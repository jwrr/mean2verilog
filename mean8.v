==> flow/design.v <==
module mean8
#(parameter WID = 16) (
    input  clk,
    input  rst,
    input  [WID-1:0] in_000,
    input  [WID-1:0] in_001,
    input  [WID-1:0] in_002,
    input  [WID-1:0] in_003,
    input  [WID-1:0] in_004,
    input  [WID-1:0] in_005,
    input  [WID-1:0] in_006,
    input  [WID-1:0] in_007,
    output reg [WID-1:0] o_mean
);
    reg  [WID+0:0] stage_01_000;
    reg  [WID+0:0] stage_01_001;
    reg  [WID+0:0] stage_01_002;
    reg  [WID+0:0] stage_01_003;
    reg  [WID+1:0] stage_02_000;
    reg  [WID+1:0] stage_02_001;
    reg  [WID+2:0] stage_03_000;
    always@(posedge clk or posedge rst) begin
        if (rst) begin
            stage_01_000 <= 'h0;
            stage_01_001 <= 'h0;
            stage_01_002 <= 'h0;
            stage_01_003 <= 'h0;
            stage_02_000 <= 'h0;
            stage_02_001 <= 'h0;
            stage_03_000 <= 'h0;
            o_mean       <= 'h0;
        end else begin  
            stage_01_000 <= in_000 + in_001;
            stage_01_001 <= in_002 + in_003;
            stage_01_002 <= in_004 + in_005;
            stage_01_003 <= in_006 + in_007;
            stage_02_000 <= stage_01_000 + stage_01_001;
            stage_02_001 <= stage_01_002 + stage_01_003;
            stage_03_000 <= stage_02_000 + stage_02_001;
            o_mean       <= stage_03_000 [WID+3:3];
        end
    end
endmodule
## Step by step through the tools: mean8

The steps from the RTL of mean8 to its reports follow in flow order.
Line numbers count from 1 in the design file above.
The mark n/a stands for no value.

| design | value |
|---|---|
| top module | mean8 |
| clock input | clk |
| standard-cell library | sky130hd |
| library corner | tt_025C_1v80 |

## Elaborated design

Source: Yosys, flattened and elaborated, memories not mapped. Widths are those after wreduce; folded enables and synchronous resets count as part of the registers. Registers that Yosys merges into a memory's read port (data or address) are not register bits. Print and check cells do not count. Equal cells are merged and count once.

| storage and ports | value |
|---|---|
| output and inout port bits | 16 |
| register bits after elaboration | 139 |
| word-level cells | 15 |
| input port bits | 130 |

| cells by class | value |
|---|---|
| $add $sub $neg | 7 |

Operator list:

| cell | number |
|---|---|
| adder 16 x 16 -> 17 bit | 4 |
| adder 17 x 17 -> 18 bit | 2 |
| adder 18 x 18 -> 19 bit | 1 |

## Logic depth

Yosys ltp: most cells in a row. Word level: on the elaborated netlist, between registers, memories and ports. Mapped: between sequential cells and ports; inverters and the memories' decode and read muxes count.

| logic depth | value |
|---|---|
| depth in word-level cells | 1 |
| ABC_AREA | 0 |
| mapped depth | 9 |
| gate-level depth less buffers | 9 |

## Netlist

Yosys stat after the flow's synthesis: flattened, memories mapped to cells. It holds for the ABC_AREA given above (unset counts as 0); a run with the other value may have another netlist.

Cells by type:

| type | number | total area (µm²) |
|---|---|---|
| sky130_fd_sc_hd__dfrtp_1 | 136 | 3.4E+03 |
| sky130_fd_sc_hd__ha_1 | 115 | 1438.88 |
| sky130_fd_sc_hd__xnor2_1 | 59 | 516.746 |
| sky130_fd_sc_hd__a21oi_1 | 80 | 400.384 |
| sky130_fd_sc_hd__a21o_1 | 50 | 375.36 |
| sky130_fd_sc_hd__xor2_1 | 26 | 227.718 |
| sky130_fd_sc_hd__nor2_1 | 57 | 213.955 |
| sky130_fd_sc_hd__nand2_1 | 56 | 210.202 |
| sky130_fd_sc_hd__o21ai_0 | 42 | 210.202 |
| sky130_fd_sc_hd__fa_1 | 6 | 120.115 |
| sky130_fd_sc_hd__o211ai_1 | 16 | 120.115 |
| sky130_fd_sc_hd__nor3_1 | 23 | 115.11 |
| sky130_fd_sc_hd__o21a_1 | 13 | 97.594 |
| sky130_fd_sc_hd__inv_1 | 25 | 93.84 |
| sky130_fd_sc_hd__a211oi_1 | 11 | 82.579 |
| sky130_fd_sc_hd__nand3_1 | 16 | 80.077 |
| sky130_fd_sc_hd__and3_1 | 12 | 75.072 |
| sky130_fd_sc_hd__a31oi_1 | 11 | 68.816 |

Not listed: further types 50, cells in them 148.

| synthesis totals | value |
|---|---|
| sequential part of the area | 3403.3 µm² |
| flip-flops | 136 |
| mapped area | 8983.6 µm² |
| standard cells after synthesis | 902 |
| buffer cells | 18 |

## Worst setup path after synthesis

Source: OpenSTA report_checks on the synthesized netlist (no wires, ideal clock, input and output delay 20% of the period each), path of least setup slack; recovery checks are left aside. Register names are those of the netlist, which keeps one name where synthesis merged equal registers.

| path post-synthesis | value |
|---|---|
| kind | input to register |
| from | input port in_004[0] |
| to | register stage_01_002[10] |
| data required time | 2.660 ns |
| buffers on the path | 0 |
| slack | 0.423 ns |
| launch time at the first pin | 0.548 ns |
| arrival time | 2.237 ns |
| input delay | 0.548 ns |
| delay of the path | 1.769 ns |
| stages on the path | 8 |
| period | 2.74 ns |
| setup time | 0.080 ns |
| period reached after synthesis | 2.317 ns |

"delay of the path" = arrival - input delay + setup time.
"stages on the path": output pins that drive a net of the path, with the launching flip-flop's if there is one; two outputs of one cell count as two.
"period reached after synthesis" = period - worst setup slack (recovery checks aside). The figure is calculated, with input and output delays left at 20% of the set period.
The rows between start and end are the longest chain of elaborated cells between them; the timing report does not say that the signal goes this way. Where chains are equally long, one stands for them.
Each line given opens the expression or statement behind the cell; cells for indexed reads and writes are added by Yosys, which also makes memories of some case tables.

| between the ends, post-synthesis | value |
|---|---|
| path through | sky130_fd_sc_hd__ha_1 -> sky130_fd_sc_hd__fa_1 -> sky130_fd_sc_hd__a21o_1 -> sky130_fd_sc_hd__a21oi_1 -> sky130_fd_sc_hd__o211ai_1 -> sky130_fd_sc_hd__a31o_2 -> sky130_fd_sc_hd__a21oi_1 -> sky130_fd_sc_hd__xnor2_1 |
| cells in the longest elaborated chain | 1 |
| elaborated cells between the ends (all ways) | 1 |
| source lines of those cells | 1 |
| classes of those cells | add/sub: 1 |

Ends and longest elaborated chain, post-synthesis:

| what | RTL line | source |
|---|---|---|
| from (decl) | 9 | `input  [WID-1:0] in_004,` |
| adder 16 x 16 -> 17 bit | 35 | `stage_01_002 <= in_004 + in_005;` |
| to (assign) | 26 | `stage_01_002 <= 'h0;` |
| to (assign) | 35 |  |
| to (decl) | 17 | `reg  [WID+0:0] stage_01_002;` |

## Worst path after layout

Path of least setup slack in the final report of run 1 (OpenROAD, finished layout, wires in). Where an end is a register, its clock arrival counts in the times.

| path post-layout | value |
|---|---|
| kind | register to register |
| from | register stage_01_001[0] |
| to | register stage_02_000[16] |
| slack | 0.02 ns |
| period | 2.31 ns |
| setup time | 0.06 ns |
| arrival time | 2.65 ns |
| launch time at the first pin | 0.42 ns |
| buffers on the path | 1 |
| stages on the path | 11 |
| data required time | 2.67 ns |

The rows between start and end are the longest chain of elaborated cells between them; the timing report does not say that the signal goes this way. Where chains are equally long, one stands for them.

| between the ends, post-layout | value |
|---|---|
| path through | sky130_fd_sc_hd__dfrtp_1 -> sky130_fd_sc_hd__ha_2 -> sky130_fd_sc_hd__inv_2 -> sky130_fd_sc_hd__fa_2 -> sky130_fd_sc_hd__nor2b_4 -> sky130_fd_sc_hd__o31a_1 -> sky130_fd_sc_hd__o31ai_4 -> sky130_fd_sc_hd__a211oi_2 -> sky130_fd_sc_hd__a21oi_1 -> sky130_fd_sc_hd__xnor2_1 -> sky130_fd_sc_hd__buf_4 |
| cells in the longest elaborated chain | 1 |
| elaborated cells between the ends (all ways) | 1 |
| source lines of those cells | 1 |
| classes of those cells | add/sub: 1 |

Ends and longest elaborated chain, post-layout:

| what | RTL line | source |
|---|---|---|
| from (decl) | 16 | `reg  [WID+0:0] stage_01_001;` |
| from (assign) | 25 | `stage_01_001 <= 'h0;` |
| from (assign) | 34 | `stage_01_001 <= in_002 + in_003;` |
| adder 17 x 17 -> 18 bit | 37 | `stage_02_000 <= stage_01_000 + stage_01_001;` |
| to (assign) | 28 | `stage_02_000 <= 'h0;` |
| to (assign) | 37 |  |
| to (decl) | 19 | `reg  [WID+1:0] stage_02_000;` |

Flow measurements of mean8 on sky130hd: 2 stored runs with different settings, listed in no order. Input and output delays are each 20% of the period that was set; the output load is 0.01 pF.
"achieved clock period": clock period set for the run, less the worst setup slack. It is reckoned from that one timing run; input and output delays stay at 20% of the period that was set.
By "time of the worst setup path" is meant the share of the clock period that the worst setup path is allowed (20% is reserved at inputs, 20% at outputs), minus its slack. Clock arrival times at its registers enter into it.
"total power of the final layout": no workload was simulated; the value follows from the tool's default switching activity.
Settings: n/a = not set for that run.

| run | period_ns | CORE_UTILIZATION | SETUP_SLACK_MARGIN | PLACE_DENSITY_LB_ADDON | CORE_ASPECT_RATIO | CORE_MARGIN | CELL_PAD_IN_SITES_GLOBAL_PLACEMENT | CELL_PAD_IN_SITES_DETAIL_PLACEMENT | TNS_END_PERCENT | CAP_MARGIN | SLEW_MARGIN | HOLD_SLACK_MARGIN | GPL_TIMING_DRIVEN | CTS_CLUSTER_SIZE | MAX_ROUTING_LAYER | total power of the final layout (mW) | worst hold slack in the final report (ns) | setup slack of the worst path (ns) | utilization (%) | time of the worst setup path (ns) | worst setup path type | achieved clock period (ns) | post-synthesis cell area (µm²) | standard-cell area after layout (µm²) | die outline area (µm²) | setup total negative slack (ns) |
|---|---|---|---|---|---|---|---|---|---|---|---|---|---|---|---|---|---|---|---|---|---|---|---|---|---|---|
| run 1 | 2.31 | 28 | -0.05 | 0.06 | 1.37 | 5 | 1 | 1 | 65 | 15 | 35 | n/a | n/a | n/a | n/a | 12.811 | 0.319 | 0.020 | 40.9 | 2.29 | register to register | 2.290 | 8983.6 | 12914.9 | 35811.5 | 0.000 |
| run 2 | 1.35 | 18 | n/a | n/a | n/a | 2 | 2 | n/a | 70 | 0 | 20 | 0.25 | 1 | 86 | met5 | 28.677 | 0.277 | -0.747 | 34.1 | 2.10 | register to register | 2.097 | 8983.6 | 16778.6 | 51713.0 | -27.114 |
